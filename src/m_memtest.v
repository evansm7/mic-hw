==> flow/design.v <==
module m_memtest(input wire        clk,
		 input wire 	   reset,
		 output reg 	   O_TVALID,
		 input wire 	   O_TREADY,
		 output reg [63:0] O_TDATA,
		 output reg 	   O_TLAST,
		 input wire 	   I_TVALID,
		 output wire 	   I_TREADY,
		 input wire [63:0] I_TDATA,
		 input wire 	   I_TLAST,
		 output reg [31:0] trx_count
		 );
   parameter NAME = "Memtest";
   parameter THROTTLE = 0;
   parameter THROTTLE_RESPONSES = 0;
   parameter RNG_INIT = 16'hface;
   parameter SRC_ID = 8'h00;
   parameter ADDR_MASK = 29'h1fffffff;
   parameter ADDR_OFFS = 29'h00000000;
   parameter NUM_TRANSACTIONS = 32'hffffffff;
   reg 		     write_en;
   wire		     start_request;
   reg [7:0] 	     write_limit;
   reg [7:0] 	     write_counter;
   reg [31:3] 	     write_address;
   wire [15:0] 	     rng;
   reg [63:0] 	     sent_data[255:0];
   rng		#(.S(RNG_INIT)
		  )
                RNG
		  (.clk(clk),
		   .reset(reset),
		   .rng_o(rng));
   assign start_request = (trx_count != 0) && (!THROTTLE || rng[14]);
   wire 	     lumpy_request;
   assign lumpy_request = !THROTTLE || rng[3];
   reg [2:0] 	     state;
   reg 		     do_write;  
   reg 		     response_handshake_a;
   reg 		     response_handshake_b;
   wire [31:3] 	     out_address;
   assign out_address = ADDR_OFFS | (ADDR_MASK & {rng[15:0], ~rng[15:3]});
   wire [7:0] 	     rd_len;
   assign rd_len = write_limit;
   wire [63:0] 	     rd_header;
   wire [63:0] 	     wr_header;
   wire [63:0] 	     wr_data;
   assign rd_header[63:0] = { 5'h1f  , 3'h0, SRC_ID, rd_len[7:0], 6'h00, 2'b00  ,
			      write_address, 3'h0};
   assign wr_header[63:0] = { 5'h1f  , 3'h0, SRC_ID,       8'h00, 6'h00, 2'b01  ,
			      out_address, 3'h0};
   assign wr_data[63:0] = {rng, rng, rng, rng};
   always @(posedge clk)
     begin
	if (reset) begin
	   state <= 0;
	   O_TDATA <= 0;
	   O_TLAST <= 0;
	   O_TVALID <= 0;
	   write_counter <= 0;
	   write_limit <= 0;
	   write_address <= 0;
	   response_handshake_a <= 0;
	   do_write <= 1;
	   trx_count <= NUM_TRANSACTIONS;
	end else begin
	   case (state)
	     0:
	       begin
		  if (start_request) begin
		     if (do_write) begin
			O_TDATA       <= wr_header;
			O_TVALID      <= 1;
			O_TLAST       <= 0;  
			state         <= 2;
			do_write      <= 0;  
			write_address <= out_address;
			write_limit   <= rng[4:0];  
			write_counter <= 0;
		     end else begin
			O_TDATA  <= rd_header;
			O_TVALID <= 1;
			O_TLAST  <= 1;  
			state    <= 1;
			do_write <= 1;  
		     end  
		     trx_count <= trx_count - 1;
		  end
	       end
	     1:
	       begin
		  if (O_TREADY) begin
		     O_TVALID <= 0;
		     state <= 3;
		     response_handshake_a <= ~response_handshake_a;
		     O_TLAST <= 0;
		  end
	       end
	     2:
	       begin
		  if (O_TREADY) begin
		     if (write_counter > write_limit) begin
			O_TVALID             <= 0;
			state                <= 3;
			response_handshake_a <= ~response_handshake_a;
			O_TLAST              <= 0;
		     end else begin
			if (lumpy_request) begin
			   O_TVALID <= 1;
			   if (write_counter == write_limit) begin
			      O_TLAST <= 1;
			   end
			   O_TDATA <= wr_data;
			   sent_data[write_counter] <= wr_data;
			   write_counter <= write_counter + 1;
			end else begin
			   O_TVALID <= 0;
			end  
		     end
		  end
	       end  
	     3:
	       begin
		  if (response_handshake_a == response_handshake_b)
		    state <= 0;
	       end
	   endcase  
	end
     end
   wire [1:0] 	     pkt_type;
   wire [31:3] 	     in_address;
   reg [1:0] 	     pkt_type_r;
   reg [31:3] 	     in_address_r;
   reg 		     is_header;
   reg [9:0] 	     count;
   assign pkt_type = I_TDATA[33:32];
   assign in_address = I_TDATA[31:3];
   assign I_TREADY = !THROTTLE_RESPONSES || rng[7];  
   always @(posedge clk)
     begin
	if (reset) begin
	   is_header <= 1;
	   count <= 0;
	   pkt_type_r <= 0;
	   in_address_r <= 0;
	   response_handshake_b <= 0;
	end else begin
	   if (I_TVALID && I_TREADY) begin
	      if (is_header) begin
		 pkt_type_r <= pkt_type;
		 in_address_r <= in_address;
		 if (!I_TLAST) begin
		    if (pkt_type != 2'b10) begin  
		    end
		    is_header <= 0;
		    count <= 0;
		 end else begin
		    response_handshake_b <= ~response_handshake_b;
		 end
	      end else begin  
		 count <= count + 1;
		 if (I_TLAST) begin
		    is_header <= 1;
		    response_handshake_b <= ~response_handshake_b;
		 end
	      end  
	   end
	end
     end
endmodule
module rng(input wire clk,
	   input wire reset,
	   output reg [15:0] rng_o
	   );
   parameter S = 16'ha5a5;
   reg [15:0] 	     lfsr;
   reg [15:0] 	     r;
   wire		     lfsr_in;
   assign	     lfsr_in = lfsr[3] ^ ~lfsr[5] ^ lfsr[13] ^ ~lfsr[15];
   always @(posedge clk)
     begin
	if (reset) begin
	   lfsr <= 16'hffff;
	   r <= S;
	   rng_o <= S;
	end else begin
	   r <= {r[0],r[15:1]};
	   lfsr[15:0] <= {lfsr[14:0],lfsr_in};
	   rng_o[15:0] <= r[15:0] ^ lfsr[15:0];
	end
     end
endmodule  
# Reports on m_memtest
# Tool output for the design above, in the order of the flow.
# Line numbers count from 1 in the design file above.
# Operators carry their Yosys type and port widths (W data, S select, Z words).
# Library cell names are shortened.
# Not given: --
dict set report design {
  top {m_memtest}
  clk_port {clk}
  lib {sky130hd}
  pvt_corner {tt_025C_1v80}
}

# Word-level counts
# Source: Yosys, flattened and elaborated, memories not mapped. Widths are those after wreduce. Registers that Yosys merges into a memory's read port (data or address) are not register bits. Print and check cells do not count. Equal cells are merged and count once.
dict set report word_totals {
  reg_bits 194
  latchBits 0
  mem_bits_rw 0
  romBits 0
  clocked_rd_ports_x_width 0
  mem_count 0
  inputBits 69
  word_cells 86
}
dict set report classes {
  add_sub_neg 2
  n_mul 0
  div_mod_pow 0
  n_cmp 1
  eq_ne 13
  shifts 0
  n_mux 32
  logic 9
  reduce_logical 15
}
# operator count
set op_table {}
lappend op_table {{$mux W64} 3}
lappend op_table {{$pmux W64 S2} 1}
lappend op_table {{$mux W45} 1}
lappend op_table {{$sub A32 B1 Y32 const B} 1}
lappend op_table {{$reduce_bool A32 Y1} 1}
lappend op_table {{$mux W8} 4}
lappend op_table {{$xor A16 B16 Y16} 1}
lappend op_table {{$pmux W8 S2} 1}
lappend op_table {{$mux W3} 5}
lappend op_table {{$ne A2 B2 Y1 const B} 7}
lappend op_table {{$not A13 Y13} 1}
lappend op_table {{$reduce_and A4 Y1} 3}
lappend op_table {{$pmux W3 S4} 1}
lappend op_table {{$mux W1} 12}
lappend op_table {{$reduce_and A5 Y1} 2}
lappend op_table {{$add A8 B1 Y8 const B} 1}
lappend op_table {{$gt A8 B5 Y1} 1}
lappend op_table {{$eq A8 B5 Y1} 1}
lappend op_table {{$eq A3 B2 Y1 const B} 2}
lappend op_table {{$reduce_and A6 Y1} 1}
lappend op_table {{$pmux W1 S3} 2}
lappend op_table {{$not A1 Y1} 4}
lappend op_table {{$reduce_and A2 Y1} 2}
lappend op_table {{$reduce_bool A2 Y1} 2}
lappend op_table {{$reduce_bool A4 Y1} 1}
lappend op_table {{$xor A1 B1 Y1} 3}
lappend op_table {{$eq A3 B1 Y1 const B} 1}
lappend op_table {{$ne A3 B3 Y1 const B} 1}
# Not listed: further kinds 6, cells in them 6.

# Longest topological paths
# Longest topological path by Yosys (ltp), each cell counted once; first at word level (registers and memories cut), then after technology mapping (sequential cells cut; the memories' decode and read muxes count).
dict set report depth {
  depth_word 5
  ABC_AREA 0
  depth_mapped 10
}

# Mapped cells and area
# The flow's flattened synthesis, as Yosys stat reports it; memories are mapped. The netlist is that of the ABC_AREA named above (0 if unset); the other value can give another one.
# Totals and module areas in this step are rounded.
# cell count area_total_um2
set by_type {}
lappend by_type {dfxtp_1 180 3.6E+03}
lappend by_type {a21oi_1 80 400.384}
lappend by_type {xnor2_1 39 341.578}
lappend by_type {a211oi_1 37 277.766}
lappend by_type {nand2_1 69 258.998}
lappend by_type {nand2b_1 39 243.984}
lappend by_type {a311oi_1 27 236.477}
lappend by_type {nor2_1 61 228.97}
lappend by_type {clkbuf_1 49 183.926}
lappend by_type {o21ai_0 34 170.163}
lappend by_type {or2_2 27 168.912}
lappend by_type {nor3_1 25 125.12}
lappend by_type {ha_1 8 100.096}
lappend by_type {a22o_1 10 87.584}
lappend by_type {buf_4 11 82.579}
lappend by_type {nor4_1 11 68.816}
lappend by_type {inv_1 17 63.811}
lappend by_type {xor2_1 7 61.309}
# Other cell types: 35; their cells: 82.
dict set report synth_totals {
  mapped_cells 813
  synth_area_mm2 0.00736
  sequential_area_mm2 0.0036
  ff_cells 180
  buffers 65
}
# The figures by module come from a second, unflattened synthesis with its own total; it is not the netlist above.
dict set report hier_totals {
  cells_unflattened 837
  area_unflattened_mm2 0.00756
}
# Each row is one instance without its submodules.
# module instances cells mod_area_mm2
set modules {}
lappend modules {m_memtest 1 717 0.00611}
lappend modules {{rng #(S=64206)} 1 120 0.00145}

# Timing after synthesis
# OpenSTA on the mapped netlist: ideal clock, no wires. The path of least setup slack (recovery checks aside). Input and output delay are each 20% of the period. Register names are those of the netlist, which keeps one name where synthesis merged equal registers.
dict set report synth_timing {
  kind {register to register}
  from {reg trx_count[10]}
  to {reg O_TDATA[28]}
  clock_period_ns 3.93
  t_first_pin_ns 0.000
  arrival_time_ns 2.456
  setup_slack_ns 1.332
  path_delay_ns 2.598
  path_stages 9
  n_path_buf 3
  period_less_setup_slack_ns 2.598
}
# "path_delay_ns" = arrival - input delay + setup time.
# "path_stages": output pins that drive a net of the path, with the launching flip-flop's if there is one; two outputs of one cell count as two.
# "period_less_setup_slack_ns" = period - worst setup slack (recovery checks aside). The figure is calculated, with input and output delays left at 20% of the set period.
# The rows between start and end are the longest chain of elaborated cells between them; the timing report does not say that the signal goes this way. Where chains are equally long, one stands for them.
# Each line given opens the expression or statement behind the cell; cells for indexed reads and writes are added by Yosys, which also makes memories of some case tables.
# A register here has more assigning lines than the two given.
dict set report synth_via {
  cell_sequence {dfxtp_1 -> or4_4 -> nand4bb_4 -> buf_6 -> or4_1 -> clkbuf_1 -> clkbuf_1 -> a21oi_1 -> a311oi_1}
  elab_chain_len 3
}
# element line
set synth_rtl {}
lappend synth_rtl {{start: declaration} 11} ;# output reg [31:0] trx_count
lappend synth_rtl {{start: assignment} 65} ;# trx_count <= NUM_TRANSACTIONS;
lappend synth_rtl {{start: assignment} 87} ;# trx_count <= trx_count - 1;
lappend synth_rtl {{$reduce_bool A32 Y1} 34} ;# assign start_request = (trx_count != 0) && (!THROTTLE || rng[14]);
lappend synth_rtl {{$mux W64} 70} ;# if (start_request) begin
lappend synth_rtl {{$pmux W64 S2} 67} ;# case (state)
lappend synth_rtl {{end: assignment} 72} ;# O_TDATA <= wr_header;
lappend synth_rtl {{end: assignment} 81} ;# O_TDATA <= rd_header;
lappend synth_rtl {{end: declaration} 5} ;# output reg [63:0] O_TDATA,

# Worst path after layout
# Path of least setup slack in the final report of run 1 (OpenROAD, finished layout, wires in). Where an end is a register, its clock arrival counts in the times.
dict set report layout_timing {
  kind {register to register}
  from {reg trx_count[10]}
  to {reg trx_count[25]}
  clock_period_ns 4.06
  t_first_pin_ns 0.43
  arrival_time_ns 3.40
  setup_slack_ns 0.97
  path_stages 6
  n_path_buf 0
}
# The rows between start and end are the longest chain of elaborated cells between them; the timing report does not say that the signal goes this way. Where chains are equally long, one stands for them.
dict set report layout_via {
  cell_sequence {dfxtp_1 -> or4_4 -> nor4bb_1 -> o2111ai_1 -> o21ai_0 -> or3b_2}
  elab_chain_len 2
}
# element line
set layout_rtl {}
lappend layout_rtl {{start: declaration} 11} ;# output reg [31:0] trx_count
lappend layout_rtl {{start: assignment} 65} ;# trx_count <= NUM_TRANSACTIONS;
lappend layout_rtl {{start: assignment} 87} ;# trx_count <= trx_count - 1;
lappend layout_rtl {{$reduce_bool A32 Y1} 34} ;# assign start_request = (trx_count != 0) && (!THROTTLE || rng[14]);
lappend layout_rtl {{$reduce_and A2 Y1} --}
lappend layout_rtl {{end: assignment} 65}
lappend layout_rtl {{end: assignment} 87}
lappend layout_rtl {{end: declaration} 11}

# Flow measurements of m_memtest on sky130hd: 2 stored runs with different settings, listed in no order. Input and output delays are each 20% of the period that was set; the output load is 0.01 pF.
# "achieved_clock_period_ns" is the run's clock period less its worst setup slack. It is reckoned from that one timing run; input and output delays stay at 20% of the period that was set.
# By "timing.worst_path_ns" is meant the share of the clock period that the worst setup path is allowed (20% is reserved at inputs, 20% at outputs), minus its slack. Clock arrival times at its registers enter into it.
# "power.total_mw": no workload was simulated; the value follows from the tool's default switching activity.
# Values from the reports are rounded here.
run="run 1" settings period_ns=4.06 CORE_UTILIZATION=15 SETUP_SLACK_MARGIN=-0.06 PLACE_DENSITY_LB_ADDON=0.23 HOLD_SLACK_MARGIN=0.0 CORE_ASPECT_RATIO=0.51 CELL_PAD_IN_SITES_DETAIL_PLACEMENT=0 TNS_END_PERCENT=95 ABC_AREA=0 CAP_MARGIN=30 MAX_ROUTING_LAYER="met4" CORE_MARGIN=2 SLEW_MARGIN=20
run="run 1" results fin_hold_ws_ns=0.461 achieved_clock_period_ns=3.086 layout_utilization_pct=20.3 design.die.area_mm2=0.051 power.total_mw=4.55 setup_tns_ns=0.000 finish.stdcell_area_mm2=0.00973 post_synth_area_mm2=0.00736 timing.worst_path_ns=3.09 critical_path_kind="register to register" worst_setup_slack_ns=0.974
run="run 2" settings period_ns=3.57 CORE_UTILIZATION=68 SETUP_SLACK_MARGIN=0.03 PLACE_DENSITY=0.63 CORE_MARGIN=9 CELL_PAD_IN_SITES_DETAIL_PLACEMENT=0 TNS_END_PERCENT=30 GPL_TIMING_DRIVEN=0 MAX_ROUTING_LAYER="met4" CAP_MARGIN=20 SLEW_MARGIN=20
run="run 2" results fin_hold_ws_ns=0.458 achieved_clock_period_ns=3.190 layout_utilization_pct=87.9 design.die.area_mm2=0.0149 power.total_mw=5.13 setup_tns_ns=0.000 finish.stdcell_area_mm2=0.00916 post_synth_area_mm2=0.00736 timing.worst_path_ns=3.19 critical_path_kind="register to register" worst_setup_slack_ns=0.380
